==> flow/design.v <==
`timescale 1ns / 1ps
module crc_validator #(parameter CRC4 = 5'b10011)(
    input clk, rst, 
    input [11:0] data_in,
    output reg done, valid
);
    reg [3:0] shift_count;
    reg [11:0] data_in_temp;
    reg crc_done;
    initial begin
        valid <= 1'b0;
        shift_count <= 4'b0000;
        crc_done <= 1'b0;
        done <= 1'b0;
    end
    always @(posedge clk) begin
        if(rst | crc_done) begin
            data_in_temp <= data_in;
            shift_count <= 4'b0000;
            done <= 1'b0;
            crc_done <= 1'b0;
            valid <= 1'b0;
        end
        else begin
            if(!data_in_temp[11]) begin
                data_in_temp <= data_in_temp << 1;
                shift_count <= shift_count + 1;
            end
            else begin
                data_in_temp[11:7] <= data_in_temp[11:7] ^ CRC4;
            end
            if(shift_count > 7) begin
                crc_done <= 1'b1;
                done <= 1'b1;
                if(data_in_temp == 0) valid <= 1'b1;
            end
        end
    end
endmodule
* Tool chain data of crc_validator *
Tool output for the design above, in the order of the flow.
Line numbers count from 1 in the design file above.
Not given: --

inputs
  design top = crc_validator
  clock = clk
  cell library = sky130hd
  corner = tt_025C_1v80

* After elaboration *
Yosys after proc, flatten, opt, wreduce and memory -nomap, before mapping. Memory bits, and registers merged into a memory's read port (data or address), are not among the register bits. Print and check cells are not counted. Equal cells are merged and count once.

cells by class
  $add $sub $neg = 1
  $lt $le $gt $ge = 1
  eq/ne operators = 1
  multiplexer cells = 4
  bitwise operators = 2
  reductions and logical operators = 2

operators with widths
  operator                                                        number
  two-way mux 7 bit                                               2
  logical NOT 12 bit                                              1
  two-way mux 5 bit                                               2
  adder 4 x 1 -> 4 bit (second input constant)                    1
  greater-than comparator 4 x 3 -> 1 bit (second input constant)  1
  NOT 3 bit                                                       1
  inequality test 2 x 1 -> 1 bit (second input constant)          1
  AND reduction 2 bit                                             1
  OR 1 bit                                                        1

word-level totals
  bits in registers = 18
  bits of input ports = 14
  output and inout port bits = 2
  elaborated cells = 16

* Logic depth *
Longest topological path by Yosys (ltp), each cell counted once; first at word level (registers and memories cut), then after technology mapping (sequential cells cut; the memories' decode and read muxes count).

logic depth
  depth in word-level cells = 3
  ABC_AREA = 0
  depth in mapped cells = 4
  depth with buffers taken out = 4

* After synthesis *
Source: synth_stat.txt of the flow (Yosys; design flattened, memories mapped). It holds for the ABC_AREA given above (unset counts as 0); a run with the other value may have another netlist.
The area totals of this step are shown rounded.

cell types
  type                       number  total area (um^2)
  sky130_fd_sc_hd__edfxtp_1  9       270.259
  sky130_fd_sc_hd__dfxtp_1   9       180.173
  sky130_fd_sc_hd__nand2_1   24      90.086
  sky130_fd_sc_hd__o21ai_2   4       35.034
  sky130_fd_sc_hd__buf_6     3       33.782
  sky130_fd_sc_hd__mux2i_1   3       30.029
  sky130_fd_sc_hd__nor2_1    7       26.275
  sky130_fd_sc_hd__nand4b_4  1       23.773
  sky130_fd_sc_hd__xor2_1    2       17.517
  sky130_fd_sc_hd__nor4b_2   1       15.014
  sky130_fd_sc_hd__and2_1    2       12.512
  sky130_fd_sc_hd__ha_1      1       12.512
  sky130_fd_sc_hd__nand2b_1  2       12.512
  sky130_fd_sc_hd__a41oi_1   1       8.758
  sky130_fd_sc_hd__or2_4     1       8.758
  sky130_fd_sc_hd__xnor2_1   1       8.758
  sky130_fd_sc_hd__and2b_1   1       7.507
  sky130_fd_sc_hd__inv_1     2       7.507

Not listed: further types 3, cells in them 3.

mapped netlist
  cells in the netlist = 77
  mapped area = 820 um^2
  area of sequential cells = 450 um^2
  flip-flop cells = 18
  buffers = 3

* Timing after synthesis *
Path of least setup slack by OpenSTA after synthesis, without wires, with an ideal clock, recovery checks aside; 20% of the period is set as input and as output delay. Where synthesis merged equal registers, the netlist keeps one of their names.

timing after synthesis
  path type = flip-flop to flip-flop
  start = register (name not given)
  end = register data_in_temp[0]
  clock period = 1.35 ns
  library setup time = 0.312 ns
  launch time at the first pin = 0.000 ns
  arrival time = 0.892 ns
  data required time = 1.038 ns
  slack = 0.146 ns
  delay of the path = 1.204 ns
  stages = 3
  buffers on the path = 0
  synthesis period reached = 1.204 ns

"delay of the path" = arrival - input delay + setup time.
"stages": output pins that drive a net of the path, with the launching flip-flop's if there is one; two outputs of one cell count as two.
"synthesis period reached" = period - worst setup slack (recovery checks aside). The figure is calculated, with input and output delays left at 20% of the set period.
Between the ends stands the longest chain of elaborated cells between them, by number of cells; it is not shown to be the way that was timed. Of several equally long chains one is given.
A line is the first line of the expression or statement that the cell stems from. Yosys adds cells for indexed reads and writes and turns some case tables into memories.
The path ends at the enable pin of a flip-flop; only ways to that pin are counted.

between the ends, after synthesis
  path through = sky130_fd_sc_hd__dfxtp_1 -> sky130_fd_sc_hd__nor2_1 -> sky130_fd_sc_hd__nand2_1
  length of the longest elaborated chain = 2
  elaborated cells between the ends (all ways) = 2
  source lines of those cells = 1
  classes of those cells = 1 x eq/ne; 1 x logic

ends and longest elaborated chain, after synthesis
  item                            RTL line  source
  OR 1 bit                        17        if(rst | crc_done) begin
  inequality test 2 x 1 -> 1 bit  --
  to (assign)                     18        data_in_temp <= data_in;
  to (assign)                     26        data_in_temp <= data_in_temp << 1;
  to (decl)                       8         reg [11:0] data_in_temp;

* Worst path after layout *
From the final timing report of entry A: the path of least setup slack in the routed layout; clock arrival at registers is part of the times.

timing after layout
  path type = flip-flop to output port
  start = register done
  end = output port done
  clock period = 1.5 ns
  output delay = 0.30 ns
  launch time at the first pin = 0.28 ns
  arrival time = 0.91 ns
  data required time = 1.20 ns
  slack = 0.29 ns
  stages = 2
  buffers on the path = 1

between the ends, after layout
  path through = sky130_fd_sc_hd__dfxtp_1 -> sky130_fd_sc_hd__dlygate4sd2_1
  length of the longest elaborated chain = 0
  elaborated cells between the ends (all ways) = 0
  source lines of those cells = 0

ends and longest elaborated chain, after layout
  item           RTL line  source
  from (decl)    5         output reg done, valid
  from (assign)  20        done <= 1'b0;
  from (assign)  34        done <= 1'b1;
  to (decl)      5

--- measured runs ---
Measured results for crc_validator: 2 stored runs of the Yosys and OpenROAD flow on sky130hd. The settings differ; the order carries no meaning. The constraints put input and output delay at 20% of the set period each and load the outputs with 0.01 pF.
"period reached" is the run's clock period less its worst setup slack. It is reckoned from that one timing run; input and output delays stay at 20% of the period that was set.
"critical setup path time" means the part of the period allowed to the worst setup path (the constraints hold back 20% at inputs and 20% at outputs) less its slack; where the path has registers, the arrival times of their clocks count too.
"power" is the tool's figure for a default switching activity; nothing was simulated.
The measured numbers are rounded.
A setting shown as n/a is not set for that run.

name                                    entry A                   entry B
period_ns                               1.5                       1.35
CORE_UTILIZATION                        54                        32
CAP_MARGIN                              20                        10
CORE_MARGIN                             2                         2
SLEW_MARGIN                             20                        0
PLACE_DENSITY                           n/a                       0.48
CELL_PAD_IN_SITES_GLOBAL_PLACEMENT      n/a                       3
MIN_ROUTING_LAYER                       n/a                       met2
MAX_ROUTING_LAYER                       n/a                       met5
area inside the die boundary (um^2)     1850                      2980
utilization (%)                         70.4                      43.1
lowest hold slack (ns)                  0.523                     0.505
setup TNS (ns)                          0.000                     0.000
smallest setup slack (ns)               0.290                     0.143
power (mW)                              1.07                      1.17
period reached (ns)                     1.210                     1.207
critical setup path time (ns)           0.91                      0.94
critical path type                      flip-flop to output port  flip-flop to output port
synthesized cell area (um^2)            820                       820
standard-cell area after layout (um^2)  1040                      1060
--- end ---
