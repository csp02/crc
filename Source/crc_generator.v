==> flow/design.v <==
`timescale 1ns / 1ps
module crc_generator #(parameter CRC4 = 5'b10011) (
    input clk, rst, 
    input [7:0] raw_data_in,
    output reg done,
    output reg [11:0] data_out
);
    reg [3:0] shift_count;
    reg [11:0] data_in_z;
    reg crc_done;
    initial begin
        data_out <= 12'b0;
        shift_count <= 4'b0000;
        crc_done <= 1'b0;
        done <= 1'b0;
    end
    always @(posedge clk) begin
        if(rst | crc_done) begin
            data_in_z <= {raw_data_in, 4'b0};
            shift_count <= 4'b0000;
            done <= 1'b0;
            crc_done <= 1'b0;
        end
        else begin
            if(!data_in_z[11]) begin
                data_in_z <= data_in_z << 1;
                shift_count <= shift_count + 1;
            end
            else begin
                data_in_z[11:7] <= data_in_z[11:7] ^ CRC4;
            end
            if(shift_count > 7) begin
                crc_done <= 1'b1;
                done <= 1'b1;
                data_out <= {raw_data_in, 4'b0} | {7'b0, data_in_z[11:8]};
            end
        end
    end
endmodule
======== Step by step through the tools: crc_generator ========
The steps from the RTL of crc_generator to its reports follow in flow order.
Lines are those of the file above, counted from 1.
Library cell names are shortened.
Not given: n/a
set-up
  top ..................................... crc_generator
  clock input ............................. clk
  cell library ............................ sky130hd
  timing corner ........................... tt_025C_1v80

======== Word-level counts ========
Yosys after proc, flatten, opt, wreduce and memory -nomap, before mapping. Memory bits, and registers merged into a memory's read port (data or address), are not among the register bits. Print and check cells are not counted. Equal cells are merged and count once.
bit counts
  bits in registers ....................... 25
  input bits .............................. 10
operators by class
  $add $sub $neg .......................... 1
  $lt $le $gt $ge ......................... 1
  eq/ne operators ......................... 1
  multiplexer cells ....................... 4
  bitwise gates (word level) .............. 4
  reduce/logical cells .................... 1
operator list
  operator                                                               count
  7-bit 2-to-1 mux                                                       2
  12-bit by 4-bit bitwise OR with 12-bit output                          1
  5-bit 2-to-1 mux                                                       2
  4-bit by 1-bit adder with 4-bit output (second input constant)         1
  4-bit by 3-bit > comparator with 1-bit output (second input constant)  1
  3-bit inverter                                                         1
  2-bit by 1-bit != test with 1-bit output (second input constant)       1
  2-bit AND reduction                                                    1
  1-bit bitwise OR                                                       1
  1-bit inverter                                                         1

======== Depth ========
Yosys ltp: most cells in a row. Word level: on the elaborated netlist, between registers, memories and ports. Mapped: between sequential cells and ports; inverters and the memories' decode and read muxes count.
depth
  word-level depth ........................ 3
  ABC_AREA ................................ 0
  gate-level depth with buffers ........... 5
  gate-level depth less buffers ........... 4

======== Netlist ========
Yosys stat after the flow's synthesis: flattened, memories mapped to cells. It holds for the ABC_AREA given above (unset counts as 0); a run with the other value may have another netlist.
The area totals of this step are shown rounded.
mapped netlist
  cells in the netlist .................... 67
  mapped area ............................. 920 um2
  flip-flop cells ......................... 25
  buffer cells ............................ 3
cell types
  cell type  count  total area (um2)
  edfxtp_1   17     510.49
  dfxtp_1    8      160.154
  nand2_1    14     52.55
  mux2i_1    3      30.029
  buf_6      2      22.522
  nor2_1     5      18.768
  xor2_1     2      17.517
  nand3b_1   2      15.014
  and2_1     2      12.512
  ha_1       1      12.512
  nand4b_1   1      8.758
  xnor2_1    1      8.758
  and2_2     1      7.507
  inv_1      2      7.507
  o31ai_1    1      7.507
  nor2b_1    1      6.256
  or2_0      1      6.256
  buf_2      1      5.005
Not listed: further types 2, cells in them 2.

======== Timing after synthesis ========
OpenSTA on the mapped netlist: ideal clock, no wires. The path of least setup slack (recovery checks aside). Input and output delay are each 20% of the period. Register names are those of the netlist, which keeps one name where synthesis merged equal registers.
timing path post-synthesis
  path kind ............................... reg-to-reg
  start point ............................. register (name not given)
  end point ............................... register data_out[0]
  period .................................. 1.63 ns
  library setup time ...................... 0.355 ns
  time at the first pin ................... 0.000 ns
  arrival ................................. 1.003 ns
  data required time ...................... 1.275 ns
  path slack .............................. 0.272 ns
  path delay .............................. 1.358 ns
  stages .................................. 3
  synthesis period reached ................ 1.358 ns
"path delay" is the arrival time less input delay plus setup time.
"stages": output pins that drive a net of the path, with the launching flip-flop's if there is one; two outputs of one cell count as two.
"synthesis period reached" = period - worst setup slack (recovery checks aside). The figure is calculated, with input and output delays left at 20% of the set period.
Between the ends stands the longest chain of elaborated cells between them, by number of cells; it is not shown to be the way that was timed. Of several equally long chains one is given.
A line is the first line of the expression or statement that the cell stems from. Yosys adds cells for indexed reads and writes and turns some case tables into memories.
between the ends, post-synthesis
  cell sequence ........................... dfxtp_1 -> nor2_1 -> and2_1
  cells in the longest elaborated chain ... 3
  elaborated cells on any way between the ends .. 3
  source lines of those cells ............. 1
  those cells by class .................... logic (2); reduce/logical (1)
RTL lines, path post-synthesis
  element              line  text
  1-bit bitwise OR     18    if(rst | crc_done) begin
  1-bit inverter       n/a
  2-bit AND reduction  n/a
  end: assignment      35    data_out <= {raw_data_in, 4'b0} | {7'b0, data_in_z[11:8]};
  end: declaration     6     output reg [11:0] data_out

======== Worst path after layout ========
From the final timing report of job 1: the path of least setup slack in the routed layout; clock arrival at registers is part of the times.
timing path after layout
  path kind ............................... reg-to-output
  start point ............................. register data_out[4]
  end point ............................... output port data_out[4]
  period .................................. 1.26 ns
  output delay ............................ 0.25 ns
  time at the first pin ................... 0.32 ns
  arrival ................................. 0.88 ns
  data required time ...................... 1.01 ns
  path slack .............................. 0.13 ns
  stages .................................. 2
between the ends, after layout
  cell sequence ........................... edfxtp_1 -> buf_2
  cells in the longest elaborated chain ... 0
  elaborated cells on any way between the ends .. 0
  source lines of those cells ............. 0
RTL lines, path after layout
  element             line  text
  start: declaration  6     output reg [11:0] data_out
  start: assignment   35    data_out <= {raw_data_in, 4'b0} | {7'b0, data_in_z[11:8]};
  end: declaration    6

Hand-over note for crc_generator

Settings and measured results of 2 stored flow runs for module crc_generator (sky130hd), not sorted in any way. The constraints put input and output delay at 20% of the set period each and load the outputs with 0.01 pF.
"period reached" means the clock period less the worst setup slack. The figure is calculated, with input and output delays left at 20% of the set period.
"worst setup path time" is the time allowed to the run's worst setup path (the clock period less input and output delay, where it has them) less its slack. Clock arrival times count: a late capture clock shortens it, a late launch clock lengthens it.
By "total power of the final layout" is meant OpenSTA's value without simulated activity: inputs other than the clock are taken to toggle once in ten clock periods, and the tool carries that through the logic.
The measured numbers are rounded.

---- job 1 ----
settings
  period_ns = 1.26
  CORE_UTILIZATION = 55
  SETUP_SLACK_MARGIN = 0.37
  PLACE_DENSITY_LB_ADDON = 0.22
  CORE_MARGIN = 3
  GPL_ROUTABILITY_DRIVEN = 1
  CAP_MARGIN = 15
  MIN_ROUTING_LAYER = met2
  SLEW_MARGIN = 20
results
  area of the synthesized netlist ......... 920 um2
  die outline area ........................ 2,200 um2
  standard-cell area after layout ......... 1,300 um2
  utilization of the finished layout ...... 84.3%
  smallest setup slack .................... 0.126 ns
  total negative slack on setup checks .... 0.000 ns
  smallest hold slack ..................... 0.442 ns
  total power of the final layout ......... 1.53 mW
  period reached .......................... 1.134 ns
  worst setup path time ................... 0.88 ns
  type of the worst setup path ............ reg-to-output

---- job 2 ----
settings
  period_ns = 2.51
  CORE_UTILIZATION = 31
  SETUP_SLACK_MARGIN = 0.29
  PLACE_DENSITY = 0.53
  CAP_MARGIN = 10
  CORE_MARGIN = 2
  SLEW_MARGIN = 20
results
  area of the synthesized netlist ......... 920 um2
  die outline area ........................ 3,420 um2
  standard-cell area after layout ......... 1,180 um2
  utilization of the finished layout ...... 42.6%
  smallest setup slack .................... 0.801 ns
  total negative slack on setup checks .... 0.000 ns
  smallest hold slack ..................... 0.449 ns
  total power of the final layout ......... 0.708 mW
  period reached .......................... 1.709 ns
  worst setup path time ................... 1.21 ns
  type of the worst setup path ............ reg-to-output

End of note.
